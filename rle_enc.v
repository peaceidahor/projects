==> flow/design.v <==
module rle_enc (clk, rst, rd_req , recv_ready ,send_ready, in_data , out_data, end_of_stream ,wr_req);
input clk,rst; 				 
input recv_ready,send_ready;		 
input [7:0] in_data;			 
input end_of_stream ;			 
output [23:0] out_data;			 
output rd_req,wr_req;			 
reg rd_reg,wr_reg;			 
reg [22:0] bit_count;			 
reg [3:0] shift_count;			 
reg value_type;				 
reg [7:0] shift_buf;			 
reg [3:0] state; 
reg [3:0] next_state;
reg new_bitstream; 			 
parameter INIT  = 4'b0000,REQUEST_INPUT = 4'b0001,WAIT_INPUT = 4'b0010,COUNT_BITS = 4'b0011,
SHIFT_BITS = 4'b0100,COUNT_DONE = 4'b0101,WAIT_OUTPUT = 4'b0110, RESET_COUNT = 4'b0111, READ_INPUT  = 4'b1000;
always @(state or recv_ready or send_ready or end_of_stream or bit_count or new_bitstream or shift_count) begin
	case(state)
		INIT: begin
			next_state = REQUEST_INPUT;
		end
		REQUEST_INPUT: begin
			if(recv_ready) next_state = WAIT_INPUT;
			else if(end_of_stream  && bit_count) next_state = COUNT_DONE;
			else next_state = REQUEST_INPUT;
		end
		WAIT_INPUT: next_state = READ_INPUT ;
		READ_INPUT : next_state = COUNT_BITS;
		COUNT_BITS: next_state = SHIFT_BITS;
		SHIFT_BITS:
		begin
			if(new_bitstream) next_state = COUNT_DONE;
			else begin
				if(shift_count == 7) next_state = REQUEST_INPUT;
				else next_state = COUNT_BITS;
			end
		end
		COUNT_DONE:
		begin
			if(send_ready) next_state = WAIT_OUTPUT ;
			else next_state = COUNT_DONE;
		end
		WAIT_OUTPUT : next_state = RESET_COUNT ;
		RESET_COUNT : begin
			if(end_of_stream ) next_state = INIT;
			else next_state = COUNT_BITS;
		end
		default: next_state = INIT;
	endcase
end
always @(posedge clk) begin
	if(rst) state <= INIT;
	else state <= next_state;
	case(state)
	INIT: begin
		bit_count <= 23'b0;
		shift_buf <= 8'b0;
		rd_reg <= 1'b0;
		wr_reg <= 1'b0;
		shift_count <= 4'b0;
		new_bitstream <= 1'b1;  
	end
	REQUEST_INPUT: begin
		rd_reg <=1'b1;
		shift_count <=4'b0;
	end
	WAIT_INPUT: begin
		rd_reg <= 0;
	end
	READ_INPUT : begin
		shift_buf <= in_data;
	end
	COUNT_BITS: begin
		if(new_bitstream) begin
			new_bitstream <=1'b0;
			value_type <= shift_buf[0];
			bit_count <= bit_count + 1'b1;
		end
		else begin
			if(shift_buf[0] == value_type) begin
				bit_count <= bit_count + 1'b1;  
			end
			else begin
				new_bitstream <=1'b1;  
			end
		end
	end
	SHIFT_BITS: begin
		if(!new_bitstream) begin
			shift_buf = shift_buf >> 1;  
			shift_count = shift_count + 1'b1;
		end
	end
	COUNT_DONE: begin
		wr_reg <= 1'b1;
	end
	WAIT_OUTPUT : begin
		wr_reg <= 1'b0;
	end
	RESET_COUNT : begin
		bit_count <= 23'b0;
	end
	endcase
end
assign rd_req = rd_reg;
assign wr_req = wr_reg;
assign out_data[23] = value_type;
assign out_data[22:0] = bit_count[22:0];
endmodule
Step by step through the tools: rle_enc --
Tool output for the design above, in the order of the flow. Line numbers count from 1 in the design file above. Library cell names are shortened. The mark -- stands for no value.
Set-up: top module rle_enc, clock clk, cell library sky130hd, corner tt_025C_1v80

Word level --
Counts by Yosys on the flattened word-level netlist (proc, flatten, opt, wreduce; memories kept). Register bits leave out memories and registers merged into their read ports (data or address). Print and check cells are left out. Cells with the same type and inputs are merged into one.
Word-level totals: word-level cells 57, output and inout port bits 26, register bits 43, input bits 13
Operators by class: add/sub/neg operators 2, mux-type cells 19, reduce/logical cells 16, equality and inequality tests 12
Operator list (count):
- parallel mux 23 bit (select 2 bit) | 1
- 2-to-1 mux 23 bit | 2
- parallel mux 4 bit (select 9 bit) | 1
- parallel mux 8 bit (select 3 bit) | 1
- logical AND 1 x 23 -> 1 bit | 1
- adder 23 x 1 -> 23 bit with constant B | 1
- equality test 4 x 3 -> 1 bit with constant B | 5
- nonzero test 2 bit | 5
- 2-to-1 mux 3 bit | 3
- AND reduction 2 bit | 4
- OR reduction 2 bit | 4
- equality test 4 x 2 -> 1 bit with constant B | 2
- parallel mux 4 bit (select 2 bit) | 1
- 2-to-1 mux 8 bit | 1
- parallel mux 1 bit (select 2 bit) | 3
- 2-to-1 mux 2 bit | 3
- adder 4 x 1 -> 4 bit with constant B | 1
- equality test 4 x 1 -> 1 bit with constant B | 1
- equality test 4 bit with constant B | 1
- zero test 4 bit | 1
- 2-to-1 mux 4 bit | 1
- != test 3 bit with constant B | 1
- nonzero test 3 bit | 1
- != test 2 bit with constant B | 1
- 2-to-1 mux 1 bit | 2
- equality test 1 bit | 1

Depth --
Longest topological path by Yosys (ltp), each cell counted once; first at word level (registers and memories cut), then after technology mapping (sequential cells cut; the memories' decode and read muxes count).
Logic depth: depth in word-level cells 4, ABC_AREA 0, mapped depth 6, mapped depth without buffers 6

Mapped cells and area --
The flow's flattened synthesis, as Yosys stat reports it; memories are mapped. The netlist is that of the ABC_AREA named above (0 if unset); the other value can give another one. The area totals of this step are shown rounded.
Cells by type:
- edfxtp_1 | count 39, total area 1.17E+03 um2
- dfxtp_1 | count 9, total area 180.173 um2
- nor2_1 | count 24, total area 90.086 um2
- a21oi_1 | count 15, total area 75.072 um2
- xor2_1 | count 8, total area 70.067 um2
- a22o_1 | count 7, total area 61.309 um2
- xnor2_1 | count 7, total area 61.309 um2
- o31ai_1 | count 7, total area 52.55 um2
- or4_1 | count 7, total area 52.55 um2
- nand4_1 | count 8, total area 50.048 um2
- nand4_4 | count 2, total area 42.541 um2
- inv_1 | count 11, total area 41.29 um2
- and2_1 | count 6, total area 37.536 um2
- ha_1 | count 3, total area 37.536 um2
- nand2_1 | count 10, total area 37.536 um2
- nand3_1 | count 7, total area 35.034 um2
- nor2b_1 | count 5, total area 31.28 um2
- nor4_1 | count 5, total area 31.28 um2
Other cell types: 20; their cells: 41.
Mapped netlist: mapped flip-flops 48, buffer cells 14, cell count 221, mapped area 0.002414 mm2, sequential area 0.001351 mm2

Worst setup path after synthesis --
Path of least setup slack by OpenSTA after synthesis, without wires, with an ideal clock, recovery checks aside; 20% of the period is set as input and as output delay. Where synthesis merged equal registers, the netlist keeps one of their names.
Timing post-synthesis: path kind reg-to-reg, from register state, to register bit_count[0], required time 2779 ps, stages on the path 5, path delay 2351 ps, launch time at the first pin 0 ps, clock period 3190 ps, data arrival time 1940 ps, slack 840 ps, buffers on the path 1, library setup time 411 ps, synthesis period reached 2350 ps
"path delay" is the arrival time less input delay plus setup time. "stages on the path" counts driving pins, that of a launching flip-flop among them; a cell with two outputs on the path counts twice. "synthesis period reached" is the clock period less the worst setup slack; recovery checks do not enter. This is arithmetic on one report: input and output delays are still those of the set period (20% each). An end named without its bit number is one bit of that signal or, where synthesis recoded a state register, one of its new flip-flops. A register here has more assigning lines than the two given.
On the way, post-synthesis: cells stage by stage dfxtp_1 -> or2_2 -> clkbuf_1 -> nor2_1 -> a21oi_1
Ends and longest elaborated chain, post-synthesis:
- start, declared | RTL line 13 | reg [3:0] state;
- start, assigned | RTL line 53 | if(rst) state <= INIT;
- start, assigned | RTL line 54 | else state <= next_state;
- end, assigned | RTL line 78 | bit_count <= bit_count + 1'b1;
- end, assigned | RTL line 82 | bit_count <= bit_count + 1'b1;
- end, declared | RTL line 9 | reg [22:0] bit_count;
No chain of elaborated cells between the ends is given.

Worst path after layout --
Path of least setup slack in the final report of run 1 (OpenROAD, finished layout, wires in). Where an end is a register, its clock arrival counts in the times. The path's times are printed in steps of 10 ps; the period is the one set.
Timing after layout: path kind reg-to-output, from register bit_count[6], to output port out_data[6], stages on the path 2, slack 900 ps, required time 2350 ps, data arrival time 1450 ps, buffers on the path 1, launch time at the first pin 310 ps, clock period 2940 ps, external output delay 590 ps
A register here has more assigning lines than the two given.
On the way, after layout: cells stage by stage edfxtp_1 -> clkdlybuf4s50_1, cells in the longest elaborated chain 0, elaborated cells on any way between the ends 0, source lines of those cells 0
Ends and longest elaborated chain, after layout:
- start, declared | RTL line 9 | reg [22:0] bit_count;
- start, assigned | RTL line 78 | bit_count <= bit_count + 1'b1;
- start, assigned | RTL line 82 | bit_count <= bit_count + 1'b1;
- end, declared | RTL line 6 | output [23:0] out_data;

Lab notebook: rle_enc

Flow measurements of rle_enc on sky130hd: 2 stored runs with different settings, listed in no order. Input and output delays are each 20% of the period that was set; the output load is 0.01 pF.
"period achieved": clock period set for the run, less the worst setup slack. It is reckoned from that one timing run; input and output delays stay at 20% of the period that was set.
By "critical path time" is meant the share of the clock period that the worst setup path is allowed (20% is reserved at inputs, 20% at outputs), minus its slack. Clock arrival times at its registers enter into it.
"critical path time" is known to 10 ps.
The measured numbers are rounded.

* Run 1 | settings: period_ns 2.94; CAP_MARGIN 20; CORE_MARGIN 2; CORE_UTILIZATION 40; SLEW_MARGIN 20 | results: sum of negative setup slack 0 ps; critical path time 1450 ps; worst setup path type reg-to-output; synthesis area 0.002414 mm2; die area 0.006672 mm2; standard-cell area of the final layout 0.002928 mm2; setup slack of the worst path 903 ps; period achieved 2037 ps; utilization 0.497; smallest hold slack 465 ps
* Run 2 | settings: period_ns 2.01; CORE_UTILIZATION 66; SETUP_SLACK_MARGIN 0.37; PLACE_DENSITY_LB_ADDON 0.21; CORE_MARGIN 2; CELL_PAD_IN_SITES_GLOBAL_PLACEMENT 2; CELL_PAD_IN_SITES_DETAIL_PLACEMENT 0; CTS_CLUSTER_SIZE 44; CTS_CLUSTER_DIAMETER 381; CAP_MARGIN 20; SLEW_MARGIN 20 | did not finish, placement stopped with FLW-0024
